==> flow/design.v <==
module apb_ral(input pclk,
		input presetn,
		input[31:0] paddr,
		input[31:0] pwdata,
		input psel,
		input pwrite,
		input penable,
		output [31:0] prdata );
		reg[3:0] cntrl = 0;
		reg[31:0] reg1 = 0;
		reg[31:0] reg2 = 0;
		reg[31:0] reg3 = 0;
		reg[31:0] reg4 = 0;
		reg[31:0] rdata_tmp = 0;
		always @(posedge pclk) begin
			if(!presetn)begin
				cntrl <= 4'b0000;
				reg1 <= 32'b00000000;
				reg2 <= 32'b00000000;
				reg3 <= 32'b00000000;
				reg4 <= 32'b00000000;
				rdata_tmp <= 32'b00000000;
			end
			else if(psel && penable && pwrite)begin
				case(paddr)
					'h0 : cntrl <= pwdata;
					'h4 : reg1 <= pwdata;
					'h8 : reg2 <= pwdata;
					'hc : reg3 <= pwdata;
					'h10 : reg4 <= pwdata;
				endcase 
			end
			else if(psel && penable && !pwrite)begin
				case(paddr)
					'h0 : rdata_tmp <= {28'h0000000, cntrl};
					'h4 : rdata_tmp <= reg1;
					'h8 : rdata_tmp <= reg2;
					'hc : rdata_tmp <= reg3;
					'h10 : rdata_tmp <= reg4;
					default : rdata_tmp <= 32'h00000000;
				endcase
			end
		end
	assign prdata = rdata_tmp;
endmodule
interface top_if();
		logic pclk;
		logic presetn;
		logic[31:0] paddr;
		logic[31:0] pwdata;
		logic psel;
		logic pwrite;
		logic penable;
		logic[31:0] prdata;
endinterface
Reports on apb_ral
The steps from the RTL of apb_ral to its reports follow in flow order.
Line numbers count from 1 in the design file above.
Library cell names are shortened.
{ "design": {"design": "apb_ral", "clock_port": "pclk", "library": "sky130hd", "pvt_corner": "tt_025C_1v80"} }

After elaboration
Counts by Yosys on the flattened word-level netlist (proc, flatten, opt, wreduce; memories kept). Register bits leave out memories and registers merged into their read ports (data or address); mux counts leave out enables and synchronous resets folded into registers. Print and check cells are left out. Cells with the same type and inputs are merged into one.
{ "classes": {"eq_ne": 4, "reduce_logical": 11, "muxes": 1, "n_logic": 1} }
{ "op_table": {"columns": ["op", "n"], "rows": [
  ["32-bit case mux with 5-bit select", 1],
  ["32-bit by 4-bit equality test with 1-bit output with constant B", 2],
  ["32-bit by 3-bit equality test with 1-bit output with constant B", 1],
  ["32-bit by 5-bit equality test with 1-bit output with constant B", 1],
  ["32-bit zero test", 1],
  ["2-bit AND reduction", 6],
  ["1-bit logical AND", 3],
  ["1-bit NOT", 1],
  ["1-bit zero test", 1]
]} }
{ "bits": {"reg_bits": 164} }

Logic depth
Yosys ltp: most cells in a row. Word level: on the elaborated netlist, between registers, memories and ports. Mapped: between sequential cells and ports; inverters and the memories' decode and read muxes count.
{ "depth": {"depth_word": 4, "ABC_AREA": 0, "depth_mapped": 8} }

Synthesis result
Source: synth_stat.txt of the flow (Yosys; design flattened, memories mapped). It holds for the ABC_AREA given above (unset counts as 0); a run with the other value may have another netlist.
Totals and module areas in this step are rounded.
{ "mapped": {"area_um2": 6900, "flip_flops": 164, "cell_count": 708, "buf_cells": 55} }
{ "types": {"columns": ["cell_type", "n", "type_area_um2"], "rows": [
  ["dfxtp_1", 164, 3.28E+03],
  ["mux2i_1", 157, 1.57E+03],
  ["nand2_1", 198, 743.213],
  ["a221oi_1", 23, 201.443],
  ["clkbuf_1", 34, 127.622],
  ["mux2_2", 11, 123.869],
  ["nor3_1", 21, 105.101],
  ["o21ai_1", 20, 100.096],
  ["a222oi_1", 8, 80.077],
  ["nor4_1", 11, 68.816],
  ["buf_6", 6, 67.565],
  ["nor4_4", 3, 63.811],
  ["o21ai_0", 12, 60.058],
  ["buf_4", 6, 45.043],
  ["buf_8", 3, 45.043],
  ["nor4_2", 3, 37.536],
  ["or4_1", 3, 22.522],
  ["or4_4", 2, 22.522]
]} }
Other cell types: 16; their cells: 23.

Timing after synthesis
OpenSTA on the mapped netlist: ideal clock, no wires. The path of least setup slack (recovery checks aside). Input and output delay are each 20% of the period. Register names are those of the netlist, which keeps one name where synthesis merged equal registers.
{ "synth_timing": {"path_type": "input-to-reg", "startpoint": "in paddr[1]", "endpoint": "reg reg1[1]", "path_delay_ps": 2059, "path_slack_ps": 278, "clock_period_ps": 2920, "arrival_time_ps": 2571, "driving_pins": 7, "t_required_ps": 2848, "in_delay_ps": 584, "synth_period_reached_ps": 2642} }
"path_delay_ps" is the arrival time less input delay plus setup time.
"driving_pins": output pins that drive a net of the path, with the launching flip-flop's if there is one; two outputs of one cell count as two.
"synth_period_reached_ps" is the clock period less the worst setup slack; recovery checks do not enter. This is arithmetic on one report: input and output delays are still those of the set period (20% each).
The rows between start and end are the longest chain of elaborated cells between them; the timing report does not say that the signal goes this way. Where chains are equally long, one stands for them.
Each line given opens the expression or statement behind the cell; cells for indexed reads and writes are added by Yosys, which also makes memories of some case tables.
{ "synth_between": {"cell_sequence": "buf_6 or4_4 buf_6 or4_4 nor3_4 buf_8 mux2i_1", "elab_chain_cells": 2} }
{ "synth_rtl": {"columns": ["item", "line", "text"], "rows": [
  ["start: declaration", 3, "input[31:0] paddr,"],
  ["32-bit by 3-bit equality test with 1-bit output", 25, "case(paddr)"],
  ["2-bit AND reduction", null, null],
  ["end: assignment", 18, "reg1 <= 32'b00000000;"],
  ["end: assignment", 27, "'h4 : reg1 <= pwdata;"],
  ["end: declaration", 10, "reg[31:0] reg1 = 0;"]
]} }

Timing after layout
Path of least setup slack in the final report of job 1 (OpenROAD, finished layout, wires in). Where an end is a register, its clock arrival counts in the times.
The path's times are printed in steps of 10 ps; the period is the one set.
{ "layout_timing": {"path_type": "input-to-reg", "startpoint": "in paddr[6]", "endpoint": "reg reg1[15]", "driving_pins": 8, "path_slack_ps": -160, "arrival_time_ps": 2290, "in_delay_ps": 360, "clock_period_ps": 1780, "t_required_ps": 2130} }
The rows between start and end are the longest chain of elaborated cells between them; the timing report does not say that the signal goes this way. Where chains are equally long, one stands for them.
{ "layout_between": {"cell_sequence": "buf_6 or4_4 or4_4 nor3_4 buf_12 buf_8 buf_8 mux2i_1", "elab_chain_cells": 2} }
{ "layout_rtl": {"columns": ["item", "line", "text"], "rows": [
  ["start: declaration", 3, "input[31:0] paddr,"],
  ["32-bit by 3-bit equality test with 1-bit output", 25, "case(paddr)"],
  ["2-bit AND reduction", null, null],
  ["end: assignment", 18, "reg1 <= 32'b00000000;"],
  ["end: assignment", 27, "'h4 : reg1 <= pwdata;"],
  ["end: declaration", 10, "reg[31:0] reg1 = 0;"]
]} }

## Implementation results

Flow measurements of apb_ral on sky130hd: 2 stored runs with different settings, listed in no order. Input and output delays are each 20% of the period that was set; the output load is 0.01 pF.
"period_less_ws_ps": clock period set for the run, less the worst setup slack. It is reckoned from that one timing run; input and output delays stay at 20% of the period that was set.
"critical_path_time_ps" = time allowed to the worst setup path (clock period - input delay - output delay, where it has them) - its slack; a late launch clock adds to it, a late capture clock takes from it.
"total_power_mw" is the tool's figure for a default switching activity; nothing was simulated.
"critical_path_time_ps" is given in steps of 10 ps.
The results are shown rounded.
[
  {
    "run": "job 1",
    "settings": { "period_ns": 1.78, "CORE_UTILIZATION": 38, "PLACE_DENSITY_LB_ADDON": 0.1, "CORE_ASPECT_RATIO": 1.44, "CELL_PAD_IN_SITES_GLOBAL_PLACEMENT": 1, "CTS_CLUSTER_SIZE": 85, "SLEW_MARGIN": 10, "CAP_MARGIN": 20, "CORE_MARGIN": 2 },
    "results": { "ys_area_um2": 6900, "die_um2": 19000, "layout_stdcell_area_um2": 9900, "finish.utilization_pct": 55, "setup_ws_ps": -160, "tns_setup_ps": -11000, "final_hold_ws_ps": 410, "total_power_mw": 7.5, "period_less_ws_ps": 1940, "critical_path_time_ps": 1580, "critical_path_kind": "input-to-reg" }
  },
  {
    "run": "job 2",
    "settings": { "period_ns": 2.8, "CORE_UTILIZATION": 21, "CAP_MARGIN": 20, "CORE_MARGIN": 2, "SLEW_MARGIN": 20 },
    "results": { "ys_area_um2": 6900, "die_um2": 34000, "layout_stdcell_area_um2": 9200, "finish.utilization_pct": 28, "setup_ws_ps": 220, "tns_setup_ps": 0, "final_hold_ws_ps": 450, "total_power_mw": 4.9, "period_less_ws_ps": 2584, "critical_path_time_ps": 2020, "critical_path_kind": "input-to-reg" }
  }
]
